==> flow/design.v <==
`timescale 1ns / 1ns
module restoringDivisor(Clock, Resetn, Go, Divisor, Dividend, Quotient, Remainder);
    input Clock;
    input Resetn;
    input Go;
    input [3:0] Dividend;
    input [3:0] Divisor;
    output [3:0] Quotient;
    output [3:0] Remainder;
    wire MSB_A;
    wire MSB_X;
    wire ld_x, ld_y, ld_a, ld_q, ld_r;
    wire ld_alu_out;
    wire [1:0] alu_select_a, alu_select_b;
    wire [1:0] alu_op;
    control C0(
        .clk(Clock),
        .resetn(Resetn),
        .go(Go),
        .msb_a(MSB_A),
        .msb_x(MSB_X),
        .ld_alu_out(ld_alu_out),
        .ld_x(ld_x),
        .ld_y(ld_y),
        .ld_a(ld_a),
        .ld_q(ld_q),
        .ld_r(ld_r),
        .alu_select_a(alu_select_a),
        .alu_select_b(alu_select_b),
        .alu_op(alu_op)
    );
    datapath D0(
        .clk(Clock),
        .resetn(Resetn),
        .msb_a(MSB_A),
        .msb_x(MSB_X),
        .ld_alu_out(ld_alu_out),
        .ld_x(ld_x),
        .ld_y(ld_y),
        .ld_a(ld_a),
        .ld_q(ld_q),
        .ld_r(ld_r),
        .alu_select_a(alu_select_a),
        .alu_select_b(alu_select_b),
        .alu_op(alu_op),
        .divisor(Divisor),
        .dividend(Dividend),
        .quotient(Quotient),
        .remainder(Remainder)
    );
endmodule   
module control(
    input clk,
    input resetn,
    input go,
    input msb_a,
    input msb_x,
    output reg ld_x, ld_y, ld_a, ld_q, ld_r,
    output reg ld_alu_out,
    output reg [1:0] alu_select_a, alu_select_b,
    output reg [1:0] alu_op
    );
    reg [5:0] current_state, next_state;
    reg [1:0] counter;
    localparam  S_WAIT          = 5'd0,
                S_LOAD          = 5'd1,
                S_SHIFT_X       = 5'd2,
                S_SHIFT_A       = 5'd3,
                S_SET_LSB_A     = 5'd4,
                S_SUB_DIVISOR   = 5'd5,
                S_ADD_DIVISOR   = 5'd6,
                S_SET_LSB_X     = 5'd7,
                S_COUNT         = 5'd8,
                S_DISPLAY       = 5'd9,
                S_BUFFER        = 5'd10;
    always @(*)
    begin: state_table
        case (current_state)
            S_WAIT:         next_state = go ? S_LOAD : S_WAIT;
            S_LOAD:         next_state = S_SHIFT_X;
            S_SHIFT_X:      next_state = S_SHIFT_A;
            S_SHIFT_A:      next_state = msb_x ? S_SET_LSB_A : S_SUB_DIVISOR;
            S_SET_LSB_A:    next_state = S_SUB_DIVISOR;
            S_SUB_DIVISOR:  next_state = S_BUFFER;
            S_BUFFER:       next_state = msb_a ? S_ADD_DIVISOR : S_SET_LSB_X;
            S_ADD_DIVISOR:  next_state = S_COUNT;
            S_SET_LSB_X:    next_state = S_COUNT;
            S_COUNT:        next_state = (counter == 3) ? S_DISPLAY : S_SHIFT_X;
            S_DISPLAY:      next_state = S_WAIT;
            default: next_state = S_WAIT;
        endcase
    end   
    always @(*)
    begin: enable_signals
        ld_x = 1'b0;
        ld_y = 1'b0;
        ld_a = 1'b0;
        ld_q = 1'b0;
        ld_r = 1'b0;
        ld_alu_out = 1'b0;
        alu_select_a = 2'b00;
        alu_select_b = 2'b00;
        alu_op       = 2'b00;
        case (current_state)
            S_LOAD: begin
                ld_x = 1'b1;
                ld_y = 1'b1;
                ld_a = 1'b1;
                end
            S_SHIFT_X: begin
                ld_alu_out = 1'b1;
                ld_x = 1'b1;
                alu_select_a = 2'b00;
                alu_op = 2'b00;
                end
            S_SHIFT_A: begin
                ld_alu_out = 1'b1;
                ld_a = 1'b1;
                alu_select_a = 2'b10;
                alu_op = 2'b00;
                end
            S_SET_LSB_A: begin
                ld_alu_out = 1'b1;
                ld_a = 1'b1;
                alu_select_a = 2'b10;
                alu_op = 2'b11;
                end
            S_SUB_DIVISOR: begin
                ld_alu_out = 1'b1;
                ld_a = 1'b1;
                alu_select_a = 2'b10;
                alu_select_b = 2'b01;
                alu_op = 2'b10;
                end
            S_ADD_DIVISOR: begin
                ld_alu_out = 1'b1;
                ld_a = 1'b1;
                alu_select_a = 2'b10;
                alu_select_b = 2'b01;
                alu_op = 2'b01;
                end
            S_SET_LSB_X: begin
                ld_alu_out = 1'b1;
                ld_x = 1'b1;
                alu_select_a = 2'b00;
                alu_op = 2'b11;
                end
            S_DISPLAY: begin
                ld_q = 1'b1;
                ld_r = 1'b1;
                end
            endcase
    end   
    always @(posedge clk)
    begin: state_FFs
        if (!resetn) begin
            current_state <= S_WAIT;
            counter <= 2'd0;
            end
        else
            current_state <= next_state;
        if (current_state == S_COUNT)
            counter <= counter + 1;
    end   
endmodule   
module datapath(
    input clk,
    input resetn,
    input [3:0] divisor,
    input [3:0] dividend,
    input ld_x, ld_y, ld_a, ld_q, ld_r,
    input ld_alu_out,
    input [1:0] alu_select_a, alu_select_b,
    input [1:0] alu_op,
    output reg msb_a,
    output reg msb_x,
    output reg [3:0] remainder,
    output reg [3:0] quotient
    );
    reg [3:0] x;
    reg [3:0] y;
    reg [4:0] a;
    always @(*) begin
        msb_a = a[4];
    end
    reg [4:0] alu_out;   
    reg [4:0] alu_a, alu_b;   
    always @(posedge clk) begin
        if (!resetn) begin
            x <= 4'b0;
            y <= 4'b0;
            a <= 5'b0;
        end
        else begin
            if (ld_x)
                x <= ld_alu_out ? alu_out : dividend;
            if (ld_y)
                y <= divisor;
            if (ld_a)
                a <= ld_alu_out ? alu_out : 5'b0;
        end
        msb_x <= x[3];
    end
    always @(posedge clk) begin
        if (!resetn) begin
            remainder <= 4'b0;
            quotient <= 4'b0;
        end
        else begin
            if (ld_r)
                remainder <= a;
            if (ld_q)
                quotient <= x;
        end
    end
    always @(*)
    begin
        case (alu_select_a)
            2'd0:
                alu_a = x;
            2'd1:
                alu_a = y;
            2'd2:
                alu_a = a;
            default: alu_a = 5'b0;
        endcase
        case (alu_select_b)
            2'd0:
                alu_b = x;
            2'd1:
                alu_b = y;
            2'd2:
                alu_b = a;
            default: alu_b = 5'b0;
        endcase
    end
    always @(*)
    begin: ALU
        case (alu_op)
            2'd0:
                alu_out = alu_a << 1;
            2'd1:
                alu_out = alu_a + alu_b;
            2'd2:
                alu_out = alu_a - alu_b;
            2'd3:
                alu_out = {alu_a[4:1], 1'b1};
            default: alu_out = 5'b0;
        endcase
    end
endmodule   
---- From RTL to reports: restoringDivisor ----
Tool output for the design above, in the order of the flow.
Lines are those of the file above, counted from 1.
Library cell names are shortened.
A cell with - has no value.
inputs
  top module .............................. restoringDivisor
  clock input ............................. Clock
  library ................................. sky130hd
  corner .................................. tt_025C_1v80

---- Word-level counts ----
Counts by Yosys on the flattened word-level netlist (proc, flatten, opt, wreduce; memories kept). Print and check cells are left out.
Memory sizes are those after Yosys's memory passes, which may raise the word count (mostly to a power of two), join words into wider ones and drop unused or constant bits.
word-level totals
  flip-flop bits (word level) ............. 30
  bits in latches ......................... 0
  RAM bits ................................ 0
  memory bits (read-only) ................. 160
  clocked read ports x word width ......... 10
  memory cells ............................ 1
  input bits .............................. 11
  output and inout bits ................... 8
  elaborated cells ........................ 51
memories
  memory            depth  bits a word  read ports  write ports  line  text
  (name not given)  16     10           1           0            104   case (current_state)
operators by class
  $add $sub $neg .......................... 3
  multiply operators ...................... 0
  divide/modulo/power cells ............... 0
  order comparisons ....................... 0
  eq/ne operators ......................... 19
  shifts and indexed selects .............. 0
  mux-type cells .......................... 14
  bitwise logic cells ..................... 0
  reductions and logical operators ........ 6
operators by type and width
  kind                                                                      count
  5-bit case mux with 9-bit select                                          1
  5-bit case mux with 3-bit select                                          2
  6-bit by 3-bit == test with 1-bit output (second input constant)          4
  5-bit case mux with 4-bit select                                          1
  6-bit by 4-bit == test with 1-bit output (second input constant)          3
  6-bit by 2-bit == test with 1-bit output (second input constant)          2
  12-bit two-way mux                                                        1
  4-bit two-way mux                                                         3
  2-bit == test (second input constant)                                     5
  2-bit logical NOT                                                         4
  2-bit by 1-bit == test with 1-bit output (second input constant)          3
  6-bit by 1-bit == test with 1-bit output (second input constant)          1
  6-bit logical NOT                                                         1
  5-bit adder                                                               1
  5-bit subtractor                                                          1
  5-bit two-way mux                                                         1
  2-bit two-way mux                                                         2
  1-bit two-way mux                                                         3
  2-bit by 1-bit adder with 2-bit output (second input constant)            1
  2-bit by 1-bit inequality test with 1-bit output (second input constant)  1
  2-bit OR reduction                                                        1

---- Depth ----
Depth = most cells in a row (Yosys ltp): at word level without a register or memory, in the mapped netlist without a sequential cell, where the memories' decode and read muxes count.
logic depth
  word-level depth ........................ 7
  ABC_AREA ................................ 0
  mapped depth ............................ 11
  mapped depth without buffers ............ 10

---- Netlist ----
The flow's flattened synthesis, as Yosys stat reports it; memories are mapped. The netlist is that of the ABC_AREA named above (0 if unset); the other value can give another one.
Totals and module areas in this step are rounded.
cells by type
  cell type  count  area in all (µm²)
  dfxtp_1    35     700.672
  mux2i_1    19     190.182
  ha_1       13     162.656
  nor2_1     28     105.101
  a21oi_1    13     65.062
  edfxtp_1   2      60.058
  nand2_1    16     60.058
  o21ai_0    11     55.053
  inv_1      14     52.55
  mux2_2     4      45.043
  nand2b_1   6      37.536
  buf_4      4      30.029
  xor2_1     3      26.275
  a31oi_1    4      25.024
  a21boi_0   3      22.522
  a21o_1     3      22.522
  clkbuf_1   6      22.522
  xnor3_1    1      22.522
Other cell types: 25; their cells: 33.
synthesis totals
  cells in the netlist .................... 218
  synthesis area .......................... 1970 µm²
  sequential area ......................... 761 µm²
  mapped flip-flops ....................... 37
  buffer cells ............................ 13
The figures by module come from a second, unflattened synthesis with its own total; it is not the netlist above.
second synthesis, totals
  cells (unflattened synthesis) ........... 238
  area (unflattened synthesis) ............ 2180 µm²
Rows give one instance, submodules left out.
by module
  module            instances  cells  area (µm²)  seq. area (µm²)
  datapath          1          161    1450        440
  control           1          77     734         320
  restoringDivisor  1          0      0.0         0.0

---- Path before layout ----
Path of least setup slack by OpenSTA after synthesis, without wires, with an ideal clock, recovery checks aside; 20% of the period is set as input and as output delay. Where synthesis merged equal registers, the netlist keeps one of their names.
timing after synthesis
  kind .................................... reg2reg
  from .................................... register (no name shown)
  to ...................................... register D0.a[4]
  clock period ............................ 5.82 ns
  library setup time ...................... 0.128 ns
  launch time at the first pin ............ 0.000 ns
  arrival ................................. 2.421 ns
  data required time ...................... 5.692 ns
  slack ................................... 3.271 ns
  delay of the path ....................... 2.549 ns
  stages .................................. 11
  buffers on the path ..................... 1
  period reached after synthesis .......... 2.549 ns
"delay of the path" = arrival - input delay + setup time.
"stages": output pins that drive a net of the path, with the launching flip-flop's if there is one; two outputs of one cell count as two.
"period reached after synthesis" is the clock period less the worst setup slack; recovery checks do not enter. This is arithmetic on one report: input and output delays are still those of the set period (20% each).
between the ends, after synthesis
  cells stage by stage .................... dfxtp_1 -> buf_2 -> mux2i_1 -> ha_1 -> o21ai_0 -> fa_1 -> a21o_1 -> a21oi_1 -> xnor3_1 -> a221oi_1 -> a211oi_1
ends and longest elaborated chain, after synthesis
  item              line  text
  end: assignment   192   a <= 5'b0;
  end: assignment   200   a <= ld_alu_out ? alu_out : 5'b0;
  end: declaration  182   reg [4:0] a;
Chain of elaborated cells between the ends: none given.

---- Timing after layout ----
From the final timing report of record 1: the path of least setup slack in the routed layout; clock arrival at registers is part of the times.
timing after layout
  kind .................................... reg2reg
  from .................................... register (no name shown)
  to ...................................... register D0.a[4]
  clock period ............................ 2.8 ns
  library setup time ...................... 0.11 ns
  launch time at the first pin ............ 0.28 ns
  arrival ................................. 2.50 ns
  data required time ...................... 2.98 ns
  slack ................................... 0.48 ns
  stages .................................. 12
  buffers on the path ..................... 1
between the ends, after layout
  cells stage by stage .................... dfxtp_4 -> mux2i_4 -> buf_4 -> inv_2 -> ha_2 -> inv_2 -> fa_2 -> a21o_1 -> a21oi_2 -> xnor3_1 -> a221oi_2 -> a211oi_1
ends and longest elaborated chain, after layout
  item              line  text
  end: assignment   192   a <= 5'b0;
  end: assignment   200   a <= ld_alu_out ? alu_out : 5'b0;
  end: declaration  182   reg [4:0] a;
Chain of elaborated cells between the ends: none given.

Wiki page: restoringDivisor / flow data

2 stored runs of restoringDivisor in the flow (synthesis by Yosys, layout by OpenROAD, sky130hd cells), in arbitrary order. Constraints: input delay and output delay 20% of the set period each, output load 0.01 pF.
"clock period achieved" = clock period - worst setup slack. The figure is calculated, with input and output delays left at 20% of the set period.
"time of the worst setup path": the worst setup path's part of the clock period (all of it between registers, 20% less for each end at a port) less its slack. A launch clock that arrives late makes it longer, a capture clock that arrives late makes it shorter.
The results are shown rounded.

---- record 1 ----
settings
  period_ns = 2.8
  SETUP_SLACK_MARGIN = 0.63
  CAP_MARGIN = 20
  CORE_MARGIN = 2
  CORE_UTILIZATION = 40
  SLEW_MARGIN = 20
results
  std-cell area (final layout) ............ 2430 µm²
  time of the worst setup path ............ 2.32 ns
  class of the worst setup path ........... reg2reg
  chip area after synthesis (Yosys) ....... 1970 µm²
  utilization of the finished layout ...... 51.4%
  full die area ........................... 5500 µm²
  setup slack of the critical path ........ 0.479 ns
  clock period achieved ................... 2.321 ns

---- record 2 ----
settings
  period_ns = 2.84
  CORE_UTILIZATION = 69
  SETUP_SLACK_MARGIN = 0.52
  CORE_ASPECT_RATIO = 1.8
  CELL_PAD_IN_SITES_GLOBAL_PLACEMENT = 3
  TNS_END_PERCENT = 45
  GPL_TIMING_DRIVEN = 0
  GPL_ROUTABILITY_DRIVEN = 1
  CTS_CLUSTER_DIAMETER = 290
  CAP_MARGIN = 25
  SLEW_MARGIN = 35
  MIN_ROUTING_LAYER = met2
  CORE_MARGIN = 2
results
  no results, placement failed with GPL-0301
